==> flow/design.v <==
module washing_machine (
    input clk,
    input reset,
    input start_stop,
    input cycle_select,
    input door_open,
    output reg [1:0] led_cycle,
    output reg [2:0] led_state,
    output reg door_lock,
    output reg buzzer,
    output reg [3:0] timer_display
);
    localparam IDLE    = 3'b000;
    localparam FILL    = 3'b001;
    localparam WASH    = 3'b010;
    localparam DRAIN   = 3'b011;
    localparam RINSE   = 3'b100;
    localparam SPIN    = 3'b101;
    localparam PAUSED  = 3'b110;
    localparam COMPLETE= 3'b111;
    reg [2:0] current_state, next_state;
    localparam DELICATE = 2'b00;
    localparam NORMAL   = 2'b01;
    localparam HEAVY    = 2'b10;
    reg [1:0] selected_cycle;
    reg [5:0] timer;
    reg [5:0] fill_time, wash_time, drain_time, rinse_time, spin_time;
    always @(*) begin
        case (selected_cycle)
            DELICATE: {fill_time, wash_time, drain_time, rinse_time, spin_time} = {6'd5, 6'd10, 6'd3, 6'd5, 6'd8};
            NORMAL:   {fill_time, wash_time, drain_time, rinse_time, spin_time} = {6'd7, 6'd15, 6'd5, 6'd7, 6'd12};
            HEAVY:    {fill_time, wash_time, drain_time, rinse_time, spin_time} = {6'd8, 6'd20, 6'd7, 6'd10, 6'd15};
            default:  {fill_time, wash_time, drain_time, rinse_time, spin_time} = {6'd5, 6'd10, 6'd3, 6'd5, 6'd8};
        endcase
    end
    reg state_changed;
    always @(posedge clk) begin
        state_changed <= (current_state != next_state);
    end
    always @(posedge clk or posedge reset) begin
        if (reset) begin
            current_state <= IDLE;
            timer <= 0;
            selected_cycle <= DELICATE;
        end else begin
            current_state <= next_state;
            if (state_changed) begin
                timer <= 0;   
            end else begin
                case (current_state)
                    FILL:  timer <= (timer < fill_time-1) ? timer + 1 : timer;
                    WASH:  timer <= (timer < wash_time-1) ? timer + 1 : timer;
                    DRAIN: timer <= (timer < drain_time-1) ? timer + 1 : timer;
                    RINSE: timer <= (timer < rinse_time-1) ? timer + 1 : timer;
                    SPIN:  timer <= (timer < spin_time-1) ? timer + 1 : timer;
                    default: timer <= 0;
                endcase
            end
        end
    end
    always @(*) begin
        case (current_state)
            IDLE:     led_state = IDLE;
            FILL:     led_state = FILL;
            WASH:     led_state = WASH;
            DRAIN:    led_state = DRAIN;
            RINSE:    led_state = RINSE;
            SPIN:     led_state = SPIN;
            PAUSED:   led_state = PAUSED;
            COMPLETE: led_state = COMPLETE;
            default:  led_state = IDLE;
        endcase
    end
    always @(posedge clk or posedge reset) begin
        if (reset) begin
            selected_cycle <= DELICATE;
        end else if (current_state == IDLE && cycle_select) begin
            case (selected_cycle)
                DELICATE: selected_cycle <= NORMAL;
                NORMAL:   selected_cycle <= HEAVY;
                HEAVY:    selected_cycle <= DELICATE;
                default:  selected_cycle <= DELICATE;
            endcase
        end
    end
    always @(*) begin
        led_cycle = selected_cycle;
    end
    always @(*) begin
        next_state = current_state;
        door_lock = (current_state != IDLE && current_state != COMPLETE && current_state != PAUSED);
        buzzer = (current_state == PAUSED || current_state == COMPLETE);
        timer_display = timer;
        case (current_state)
            IDLE: begin
                if (start_stop && !door_open) next_state = FILL;
            end
            FILL: begin
                if (door_open) next_state = PAUSED;
                else if (timer >= fill_time-1) next_state = WASH;
            end
            WASH: begin
                if (door_open) next_state = PAUSED;
                else if (timer >= wash_time-1) next_state = DRAIN;
            end
            DRAIN: begin
                if (door_open) next_state = PAUSED;
                else if (timer >= drain_time-1) next_state = RINSE;
            end
            RINSE: begin
                if (door_open) next_state = PAUSED;
                else if (timer >= rinse_time-1) next_state = SPIN;
            end
            SPIN: begin
                if (door_open) next_state = PAUSED;
                else if (timer >= spin_time-1) next_state = COMPLETE;
            end
            PAUSED: begin
                if (!door_open && start_stop) next_state = current_state;
            end
            COMPLETE: begin
                if (start_stop) next_state = IDLE;
            end
        endcase
    end
endmodule
Step by step through the tools: washing_machine
What the tools print for washing_machine, step after step.
Line numbers count from 1 in the design file above.
Library cell names are shortened.
{ "design": {"top_module": "washing_machine", "clock_port": "clk", "cell_library": "sky130hd", "corner": "tt_025C_1v80"} }

Word-level counts
Source: Yosys, flattened and elaborated, memories not mapped. Widths are those after wreduce. Registers that Yosys merges into a memory's read port (data or address) are not register bits. Print and check cells do not count. Equal cells are merged and count once.
Memory sizes are those after Yosys's memory passes, which may raise the word count (mostly to a power of two), join words into wider ones and drop unused or constant bits.
{ "op_classes": {"multipliers": 0, "n_div": 0, "equal": 14, "reduce_and_logical": 9, "compare": 8, "n_logic": 0, "shifts": 0, "mux": 19, "n_addsub": 1} }
{ "op_table": {"columns": ["op", "n"], "rows": [
  ["two-way mux 3 bit", 12],
  ["two-way mux 6 bit", 5],
  ["case mux 6 bit (select 4 bit)", 1],
  ["case mux 3 bit (select 8 bit)", 1],
  ["inequality test 3 bit (second input constant)", 5],
  ["== test 3 bit (second input constant)", 4],
  ["greater-or-equal comparator 6 x 3 -> 1 bit (second input constant)", 2],
  ["less-than comparator 6 x 3 -> 1 bit (second input constant)", 2],
  ["== test 3 x 2 -> 1 bit (second input constant)", 2],
  ["adder 6 x 1 -> 6 bit (second input constant)", 1],
  ["greater-or-equal comparator 6 x 2 -> 1 bit (second input constant)", 1],
  ["less-than comparator 6 x 2 -> 1 bit (second input constant)", 1],
  ["greater-or-equal comparator 6 x 4 -> 1 bit (second input constant)", 1],
  ["less-than comparator 6 x 4 -> 1 bit (second input constant)", 1],
  ["AND reduction 4 bit", 1],
  ["logical AND 1 bit", 3],
  ["== test 3 x 1 -> 1 bit (second input constant)", 1],
  ["inequality test 3 x 1 -> 1 bit (second input constant)", 1],
  ["inequality test 3 bit", 1],
  ["zero test 3 bit", 1],
  ["nonzero test 3 bit", 1],
  ["OR reduction 2 bit", 1],
  ["logical OR 1 bit", 1],
  ["zero test 1 bit", 1]
]} }
{ "bits": {"register_bits": 10, "wordCells": 55, "clocked_rd_ports_x_width": 0, "input_bits": 5, "ram_bits": 0, "mem_bits_ro": 24, "latch_bits": 0, "out_inout_bits": 11, "n_memories": 1} }
{ "mem_list": {"columns": ["name", "words", "width", "read_ports", "wr", "line_no", "text"], "rows": [
  ["(no name shown)", 8, 3, 1, 0, 62, "case (current_state)"]
]} }

Logic depth
Depth = most cells in a row (Yosys ltp): at word level without a register or memory, in the mapped netlist without a sequential cell, where the memories' decode and read muxes count.
{ "logic_depth": {"ltp_word": 5, "abc_area": 0, "ltp_mapped": 7, "mapped_depth_nobuf": 7} }

Synthesis result
Yosys stat after the flow's synthesis: flattened, memories mapped to cells. It holds for the ABC_AREA given above (unset counts as 0); a run with the other value may have another netlist.
{ "mapped": {"ffs": 10, "synth_area_um2": 798.3, "buf_cells": 10, "cells": 100, "sequential_area_um2": 245.2} }
{ "by_type": {"columns": ["cell", "n", "area_total_um2"], "rows": [
  ["dfrtp_1", 9, 225.216],
  ["ha_1", 4, 50.048],
  ["buf_4", 6, 45.043],
  ["inv_1", 9, 33.782],
  ["nand2_1", 9, 33.782],
  ["a21oi_1", 6, 30.029],
  ["nor3_1", 6, 30.029],
  ["nor2_1", 7, 26.275],
  ["and3_1", 4, 25.024],
  ["o21ai_0", 5, 25.024],
  ["dfxtp_1", 1, 20.019],
  ["o211ai_1", 2, 15.014],
  ["nor2b_1", 2, 12.512],
  ["nor4_2", 1, 12.512],
  ["a2111o_1", 1, 11.261],
  ["clkbuf_1", 3, 11.261],
  ["mux2_1", 1, 11.261],
  ["nor2_4", 1, 11.261]
]} }
Other cell types: 21; their cells: 23.

Worst setup path after synthesis
Source: OpenSTA report_checks on the synthesized netlist (no wires, ideal clock, input and output delay 20% of the period each), path of least setup slack; recovery checks are left aside. Register names are those of the netlist, which keeps one name where synthesis merged equal registers.
{ "synth_timing": {"path_type": "reg-to-reg", "start": "register timer[1]", "end": "register timer[1]", "clock_period_ns": 2.27, "setup_ns": 0.127, "stages": 8, "path_slack_ns": 0.352, "path_delay_ns": 1.918, "t_first_pin_ns": 0.000, "n_path_buf": 0, "t_required_ns": 2.143, "arrival_time_ns": 1.791, "synth_period_reached_ns": 1.918} }
"path_delay_ns" = arrival - input delay + setup time.
"stages": output pins that drive a net of the path, with the launching flip-flop's if there is one; two outputs of one cell count as two.
"synth_period_reached_ns" = period - worst setup slack (recovery checks aside). The figure is calculated, with input and output delays left at 20% of the set period.
The rows between start and end are the longest chain of elaborated cells between them; the timing report does not say that the signal goes this way. Where chains are equally long, one stands for them.
Each line given opens the expression or statement behind the cell; cells for indexed reads and writes are added by Yosys, which also makes memories of some case tables.
A register here has more assigning lines than the two given.
{ "synth_via": {"path_cell_list": "dfrtp_1 -> inv_1 -> ha_1 -> nand2b_1 -> a2111o_1 -> a22o_1 -> nor2_4 -> mux2_1", "elab_chain_cells": 4, "cells_between": 16, "classes_between": "add/sub: 1; compare: 4; eq/ne: 4; mux: 6; reduce/logical: 1"} }
{ "synth_lines": {"columns": ["element", "line_no", "text"], "rows": [
  ["start: declaration", 26, "reg [5:0] timer;"],
  ["start: assignment", 51, "FILL:  timer <= (timer < fill_time-1) ? timer + 1 : timer;"],
  ["start: assignment", 52, "WASH:  timer <= (timer < wash_time-1) ? timer + 1 : timer;"],
  ["adder 6 x 1 -> 6 bit", 55, "SPIN:  timer <= (timer < spin_time-1) ? timer + 1 : timer;"],
  ["two-way mux 6 bit", 55, null],
  ["case mux 6 bit (select 4 bit)", 50, "case (current_state)"],
  ["two-way mux 6 bit", 47, "if (state_changed) begin"],
  ["end: assignment", 51, null],
  ["end: assignment", 52, null],
  ["end: declaration", 26, null]
]} }

Worst path after layout
Path of least setup slack in the final report of stored run 1 (OpenROAD, finished layout, wires in). Where an end is a register, its clock arrival counts in the times.
{ "layout_timing": {"path_type": "reg-to-output", "start": "register current_state[1]", "end": "output door_lock", "stages": 5, "t_first_pin_ns": 0.27, "n_path_buf": 1, "arrival_time_ns": 1.89, "path_slack_ns": 0.26, "t_required_ns": 2.15, "clock_period_ns": 2.69, "output_delay_ns": 0.54} }
The rows between start and end are the longest chain of elaborated cells between them; the timing report does not say that the signal goes this way. Where chains are equally long, one stands for them.
{ "layout_via": {"path_cell_list": "dfrtp_1 -> or3_1 -> nand2_1 -> inv_1 -> clkdlybuf4s50_1", "elab_chain_cells": 3, "cells_between": 5, "cone_lines": 1, "classes_between": "eq/ne: 2; reduce/logical: 3"} }
{ "layout_lines": {"columns": ["element", "line_no", "text"], "rows": [
  ["start: declaration", 21, "reg [2:0] current_state, next_state;"],
  ["start: assignment", 42, "current_state <= IDLE;"],
  ["start: assignment", 46, "current_state <= next_state;"],
  ["nonzero test 3 bit", 91, "door_lock = (current_state != IDLE && current_state != COMPLETE && current_state != PAUSED);"],
  ["logical AND 1 bit x2", 91, null],
  ["end: declaration", 9, "output reg door_lock,"]
]} }

Memo
Re: implementation data of washing_machine

Record of 2 stored runs of the RTL-to-layout flow on washing_machine, platform sky130hd. The runs are unordered. Constraints: input delay and output delay 20% of the set period each, output load 0.01 pF.
"clock period achieved": clock period set for the run, less the worst setup slack. It is reckoned from that one timing run; input and output delays stay at 20% of the period that was set.
"allowed time less slack (worst setup path)" means the part of the period allowed to the worst setup path (the constraints hold back 20% at inputs and 20% at outputs) less its slack; where the path has registers, the arrival times of their clocks count too.
By "overall power" is meant OpenSTA's value without simulated activity: inputs other than the clock are taken to toggle once in ten clock periods, and the tool carries that through the logic.

==> stored run 1: settings <==
{ "period_ns": 2.69, "CAP_MARGIN": 20, "CORE_MARGIN": 2, "CORE_UTILIZATION": 40, "SLEW_MARGIN": 20 }
==> stored run 1: results <==
die outline area: 2368.8 µm²
clock period achieved: 2.425 ns
standard-cell area after routing: 935.9 µm²
total negative slack: 0.000 ns
final utilization: 0.487
allowed time less slack (worst setup path): 1.89 ns
critical path type: reg-to-output
worst hold slack after layout: 0.528 ns
post-synthesis cell area: 798.3 µm²
overall power: 0.2737 mW
smallest setup slack: 0.265 ns

==> stored run 2: settings <==
{ "period_ns": 2.77, "CORE_UTILIZATION": 15, "SETUP_SLACK_MARGIN": -0.09, "PLACE_DENSITY": 0.42, "HOLD_SLACK_MARGIN": 0.14, "CELL_PAD_IN_SITES_GLOBAL_PLACEMENT": 2, "CELL_PAD_IN_SITES_DETAIL_PLACEMENT": 2, "TNS_END_PERCENT": 20, "ABC_AREA": 1, "CTS_CLUSTER_SIZE": 35, "CTS_CLUSTER_DIAMETER": 65, "SLEW_MARGIN": 25, "MAX_ROUTING_LAYER": "met5", "CAP_MARGIN": 20, "CORE_MARGIN": 2 }
==> stored run 2: results <==
die outline area: 7062.7 µm²
clock period achieved: 2.537 ns
standard-cell area after routing: 1146.1 µm²
total negative slack: 0.000 ns
final utilization: 0.183
allowed time less slack (worst setup path): 1.98 ns
critical path type: reg-to-output
worst hold slack after layout: 0.549 ns
post-synthesis cell area: 960.9 µm²
overall power: 0.8200 mW
smallest setup slack: 0.233 ns
